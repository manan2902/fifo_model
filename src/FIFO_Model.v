==> flow/design.v <==
module FIFO_Model (
    input                       Clk,         
    input                       RstN,        
    input [(32-1) : 0]     Data_In,     
    input                       FInN,       
    input                       FClrN,        
    input                       FOutN,       
    output [(32-1) : 0]     F_Data,         
    output reg                   F_FullN,        
    output reg                   F_EmptyN,       
    output reg                   F_LastN,        
    output reg                   F_SLastN,       
    output reg                   F_FirstN        
);                                              
reg [2 : 0] fcounter;  
reg [(2-1) : 0] rd_ptr;  
reg [(2-1) : 0] wr_ptr;  
wire [(32-1) : 0] FIFODataOut;  
wire [(32-1) : 0] FIFODataIn;  
wire ReadN;
assign ReadN = FOutN;
wire WriteN;
assign WriteN = FInN;
assign F_Data = FIFODataOut;
assign FIFODataIn = Data_In;
FIFO_MEM_BLK memblk (.clk(Clk),
                    .writeN(WriteN),
                    .rd_addr(rd_ptr),
                    .wr_addr(wr_ptr),
                    .data_in(FIFODataIn),
                    .data_out(FIFODataOut)
                    );
always @(posedge Clk or negedge RstN) begin
    if (!RstN) begin
        fcounter <= 0;
        rd_ptr <= 0;
        wr_ptr <= 0;
    end
    else begin
        if(~FClrN) begin
            fcounter <= 0;
            rd_ptr <= 0;
            wr_ptr <= 0;
        end
        else begin
            if (~WriteN)
                wr_ptr <= wr_ptr + 1;
            if (~ReadN)
                rd_ptr <= rd_ptr + 1;
            if (~WriteN && ReadN && F_FullN)
                fcounter <= fcounter + 1;
            else if (WriteN && ~ReadN && F_EmptyN)
                fcounter <= fcounter - 1;
        end
    end
end
always @(posedge Clk or negedge RstN) begin
    if(!RstN)
        F_EmptyN <= 1'b0;
    else begin
        if (FClrN == 1'b1) begin
            if (F_EmptyN == 1'b0 && WriteN == 1'b0) begin
                F_EmptyN <= 1'b1;
            end
            else if (F_FirstN == 1'b0 && ReadN == 1'b0 && WriteN == 1'b1) begin
                F_EmptyN <= 1'b0;
            end
            else begin
                F_EmptyN <= 1'b0;
            end
        end
    end
end
always @(posedge Clk or negedge RstN) begin
    if (!RstN) begin
        F_FirstN <= 1'b1;
    end
    else begin
        if (FClrN == 1'b1) begin
            if ((F_EmptyN == 1'b0 && WriteN == 1'b0) || 
            (fcounter == 2 && ReadN == 1'b0 && WriteN == 1'b1)) begin
                F_FirstN <= 1'b0;    
            end
            else if (F_FirstN == 1'b0 && (WriteN ^ ReadN)) begin
                F_FirstN <= 1'b1;
            end
        end
        else begin
            F_FirstN <= 1'b1;
        end
    end
end
always @(posedge Clk or negedge RstN) begin
    if(!RstN)
        F_SLastN <= 1'b1;
    else begin
        if (FClrN == 1'b1) begin
            if ((F_LastN == 1'b0 && ReadN == 1'b0 && WriteN == 1'b1) ||
            (fcounter == (4-3) && WriteN == 1'b0 && ReadN == 1'b1 )) begin
                F_SLastN <= 1'b0;
            end
            else if(F_SLastN == 1'b0 && (ReadN ^ WriteN)) begin
                F_SLastN <= 1'b1;
            end
        end
        else begin
            F_SLastN <= 1'b1;
        end
    end
end
always @(posedge Clk or negedge RstN) begin
    if (!RstN) begin
        F_LastN <= 1'b1;
    end
    else begin
        if (FClrN == 1'b1) begin
            if((F_FullN == 1'b0 && ReadN == 1'b0) || 
            (fcounter == (4-2) && WriteN == 1'b0 && ReadN == 1'b1))
                F_LastN <= 1'b0;
            else if (F_LastN == 1'b0 && (ReadN ^ WriteN)) begin
                F_LastN <= 1'b1;
            end
        end
        else begin
            F_LastN <= 1'b1;
        end
    end
end
always @(posedge Clk or negedge RstN) begin
    if (!RstN) begin
        F_FullN <= 1'b1;
    end
    else begin
        if(FClrN == 1'b1) begin
            if (F_LastN == 1'b0 && WriteN == 1'b0 && ReadN == 1'b1) begin
                F_FullN <= 1'b0;
            end
            else if (F_FullN == 1'b0 && ReadN == 1'b0) begin
                F_FullN <= 1'b1;
            end
        end
        else begin
            F_FullN <= 1'b1;
        end
    end
end
endmodule
module FIFO_MEM_BLK (
    input                       clk,           
    input                       writeN,        
    input [(2 - 1): 0]   wr_addr,       
    input [(2 - 1): 0]   rd_addr,       
    input [(32 - 1): 0]   data_in,       
    output wire [(32 - 1): 0]  data_out      
);
reg [(32 - 1): 0] FIFO [0 : (4 - 1)];
assign data_out = FIFO[rd_addr];
always @(posedge clk) begin
    if (writeN == 1'b0) begin
        FIFO[wr_addr] <= data_in;
    end
end
endmodule
From RTL to reports: FIFO_Model
The steps from the RTL of FIFO_Model to its reports follow in flow order.
Line numbers count from 1 in the design file above.
Operators carry their Yosys type and port widths (W data, S select, Z words).
Cell names lack the library's common part.
{ "inputs": {"top_module": "FIFO_Model", "clk_port": "Clk", "library": "sky130hd", "pvt_corner": "tt_025C_1v80"} }

Elaborated design
Counts by Yosys on the flattened word-level netlist (proc, flatten, opt, wreduce; memories kept). Register bits leave out memories and registers merged into their read ports (data or address). Print and check cells are left out. Cells with the same type and inputs are merged into one.
Memory sizes are those after Yosys's memory passes, which may raise the word count (mostly to a power of two), join words into wider ones and drop unused or constant bits.
{ "op_classes": {"equal": 9, "n_mux": 23, "logic": 8, "n_addsub": 4, "n_reduce_logical": 22} }
{ "op_table": {"columns": ["cell", "n"], "rows": [
  ["$mux W32", 1],
  ["$logic_and A1 B1 Y1", 19],
  ["$ne A3 B1 Y1 const B", 5],
  ["$mux W1", 14],
  ["$mux W2", 5],
  ["$mux W3", 3],
  ["$not A1 Y1", 7],
  ["$add A2 B1 Y2 const B", 2],
  ["$ne A2 B2 Y1 const B", 2],
  ["$logic_or A1 B1 Y1", 3],
  ["$add A3 B1 Y3 const B", 1],
  ["$sub A3 B1 Y3 const B", 1],
  ["$eq A3 B1 Y1 const B", 1],
  ["$eq A3 B2 Y1 const B", 1],
  ["$xor A1 B1 Y1", 1]
]} }
{ "word_totals": {"in_bits": 37, "elab_cells": 75, "memories": 1, "ramBits": 128, "register_bits": 12} }
{ "memory_table": {"columns": ["name", "size", "word_bits", "read_ports", "write_ports", "line_no", "rtl"], "rows": [
  ["memblk.FIFO", 4, 32, 1, 1, 156, "reg [(32 - 1): 0] FIFO [0 : (4 - 1)];"]
]} }

Depth
Yosys ltp: most cells in a row. Word level: on the elaborated netlist, between registers, memories and ports. Mapped: between sequential cells and ports; inverters and the memories' decode and read muxes count.
{ "depth": {"word_depth": 6, "abc_area": 0, "mapped_depth": 6, "depth_no_buf": 5} }

Synthesis result
The flow's flattened synthesis, as Yosys stat reports it; memories are mapped. The netlist is that of the ABC_AREA named above (0 if unset); the other value can give another one.
{ "mapped": {"cells": 243, "synth_area_um2": 5421.4, "buf_cells": 10, "flip_flops": 140} }
{ "types": {"columns": ["cell_type", "n", "area_total_um2"], "rows": [
  ["edfxtp_1", 128, 3.84E+03],
  ["mux4_2", 29, 653.126],
  ["dfrtp_1", 8, 200.192],
  ["ha_1", 10, 125.12],
  ["dfstp_2", 4, 105.101],
  ["mux4_1", 3, 78.826],
  ["buf_12", 3, 60.058],
  ["nor2b_1", 5, 31.28],
  ["buf_2", 6, 30.029],
  ["inv_1", 8, 30.029],
  ["mux2_2", 2, 22.522],
  ["nor4b_1", 2, 17.517],
  ["o21ai_0", 3, 15.014],
  ["and3_1", 2, 12.512],
  ["nand4_1", 2, 12.512],
  ["o22ai_1", 2, 12.512],
  ["buf_6", 1, 11.261],
  ["nand2_1", 3, 11.261]
]} }
Not listed: further types 18, cells in them 22.
By module: a second synthesis without flattening, with its own total; a netlist apart from the flattened one above.
{ "hier_totals": {"cells_unflattened": 237, "area_unflattened_um2": 5390.2} }
Rows give one instance, submodules left out.
{ "modules": {"columns": ["module", "instances", "n_cells", "seq_area_um2", "mod_area_um2"], "rows": [
  ["FIFO_MEM_BLK", 1, 171, 3843.7, 4687.0],
  ["FIFO_Model", 1, 66, 305.3, 703.2]
]} }

Worst setup path after synthesis
Source: OpenSTA report_checks on the synthesized netlist (no wires, ideal clock, input and output delay 20% of the period each), path of least setup slack; recovery checks are left aside. Register names are those of the netlist, which keeps one name where synthesis merged equal registers.
{ "synth_path": {"path_kind": "input port to flip-flop", "from": "in FInN", "to": "mem memblk.FIFO[0][0]", "arrival_time_ns": 2.216, "n_path_buf": 1, "launch_ns": 0.596, "required_time_ns": 2.555, "period_ns": 2.98, "driving_pins": 2, "setup_time_ns": 0.425, "path_delay_ns": 2.045, "slack_ns": 0.339, "synth_period_reached_ns": 2.641} }
"path_delay_ns" = arrival - input delay + setup time.
"driving_pins" counts driving pins, that of a launching flip-flop among them; a cell with two outputs on the path counts twice.
"synth_period_reached_ns" = period - worst setup slack (recovery checks aside). The figure is calculated, with input and output delays left at 20% of the set period.
Between the ends stands the longest chain of elaborated cells between them, by number of cells; it is not shown to be the way that was timed. Of several equally long chains one is given.
Each line given opens the expression or statement behind the cell; cells for indexed reads and writes are added by Yosys, which also makes memories of some case tables.
The path ends at the enable pin of a flip-flop; only ways to that pin are counted.
{ "synth_via": {"path_cell_list": "buf_2 nor2b_1", "elab_chain_cells": 1, "cone_cells": 2, "cone_lines": 1, "classes_between": "mux (2)"} }
{ "synth_lines": {"columns": ["item", "line_no", "rtl"], "rows": [
  ["start, declared", 5, "input                       FInN,"],
  ["$mux W2", 159, "if (writeN == 1'b0) begin"],
  ["end, declared", 156, "reg [(32 - 1): 0] FIFO [0 : (4 - 1)];"]
]} }

Worst path after layout
Path of least setup slack in the final report of flow run 1 (OpenROAD, finished layout, wires in). Where an end is a register, its clock arrival counts in the times.
{ "layout_path": {"path_kind": "flip-flop to output port", "from": "reg rd_ptr[0]", "to": "out F_Data[16]", "period_ns": 1.96, "driving_pins": 4, "n_path_buf": 2, "required_time_ns": 1.57, "arrival_time_ns": 1.85, "output_delay_ns": 0.39, "launch_ns": 0.50, "slack_ns": -0.29} }
Between the ends stands the longest chain of elaborated cells between them, by number of cells; it is not shown to be the way that was timed. Of several equally long chains one is given.
The chain passes a memory read, where the word-level depth is cut; so it can be longer than that depth.
At most two assigning lines are given for a register; there are more.
{ "layout_via": {"path_cell_list": "dfrtp_2 buf_6 mux4_2 buf_6", "elab_chain_cells": 1, "cone_cells": 1, "cone_lines": 1, "classes_between": "memory (1)"} }
{ "layout_lines": {"columns": ["item", "line_no", "rtl"], "rows": [
  ["start, declared", 16, "reg [(2-1) : 0] rd_ptr;"],
  ["start, assigned", 36, "rd_ptr <= 0;"],
  ["start, assigned", 49, "rd_ptr <= rd_ptr + 1;"],
  ["$mem_v2 Z4 W32", 156, "reg [(32 - 1): 0] FIFO [0 : (4 - 1)];"],
  ["end, declared", 8, "output [(32-1) : 0]     F_Data,"]
]} }

Wiki page: FIFO_Model / flow data

Stored flow runs of FIFO_Model (2 of them; Yosys, OpenROAD, sky130hd). They differ in their settings and are not a sequence. Constraints: input delay and output delay 20% of the set period each, output load 0.01 pF.
"worst setup path time (ns)" means the part of the period allowed to the worst setup path (the constraints hold back 20% at inputs and 20% at outputs) less its slack; where the path has registers, the arrival times of their clocks count too.

settings of flow run 1
{
  "period_ns": 1.96,
  "CORE_UTILIZATION": 52,
  "PLACE_DENSITY_LB_ADDON": 0.11,
  "TNS_END_PERCENT": 25,
  "ABC_AREA": 0,
  "GPL_ROUTABILITY_DRIVEN": 1,
  "SLEW_MARGIN": 35,
  "MIN_ROUTING_LAYER": "met1",
  "CAP_MARGIN": 20,
  "CORE_MARGIN": 2
}
report of flow run 1
yosys chip area after synthesis (um^2): 5421.4
finish__design__die__area: 11258.3
finish__design__instance__area__stdcell: 7119.3
finish__design__instance__utilization: 0.6959
finish__timing__setup__ws: -0.286
worst setup path time (ns): 1.85
worst setup path kind: flip-flop to output port

settings of flow run 2
{
  "period_ns": 2.12,
  "CORE_UTILIZATION": 15,
  "SETUP_SLACK_MARGIN": -0.07,
  "PLACE_DENSITY_LB_ADDON": 0.19,
  "ABC_AREA": 1,
  "GPL_TIMING_DRIVEN": 0,
  "CTS_CLUSTER_DIAMETER": 110,
  "SLEW_MARGIN": 25,
  "CAP_MARGIN": 20,
  "CORE_MARGIN": 2
}
report of flow run 2
yosys chip area after synthesis (um^2): 5451.5
finish__design__die__area: 37884.7
finish__design__instance__area__stdcell: 7649.8
finish__design__instance__utilization: 0.2145
finish__timing__setup__ws: -0.010
worst setup path time (ns): 1.71
worst setup path kind: flip-flop to output port
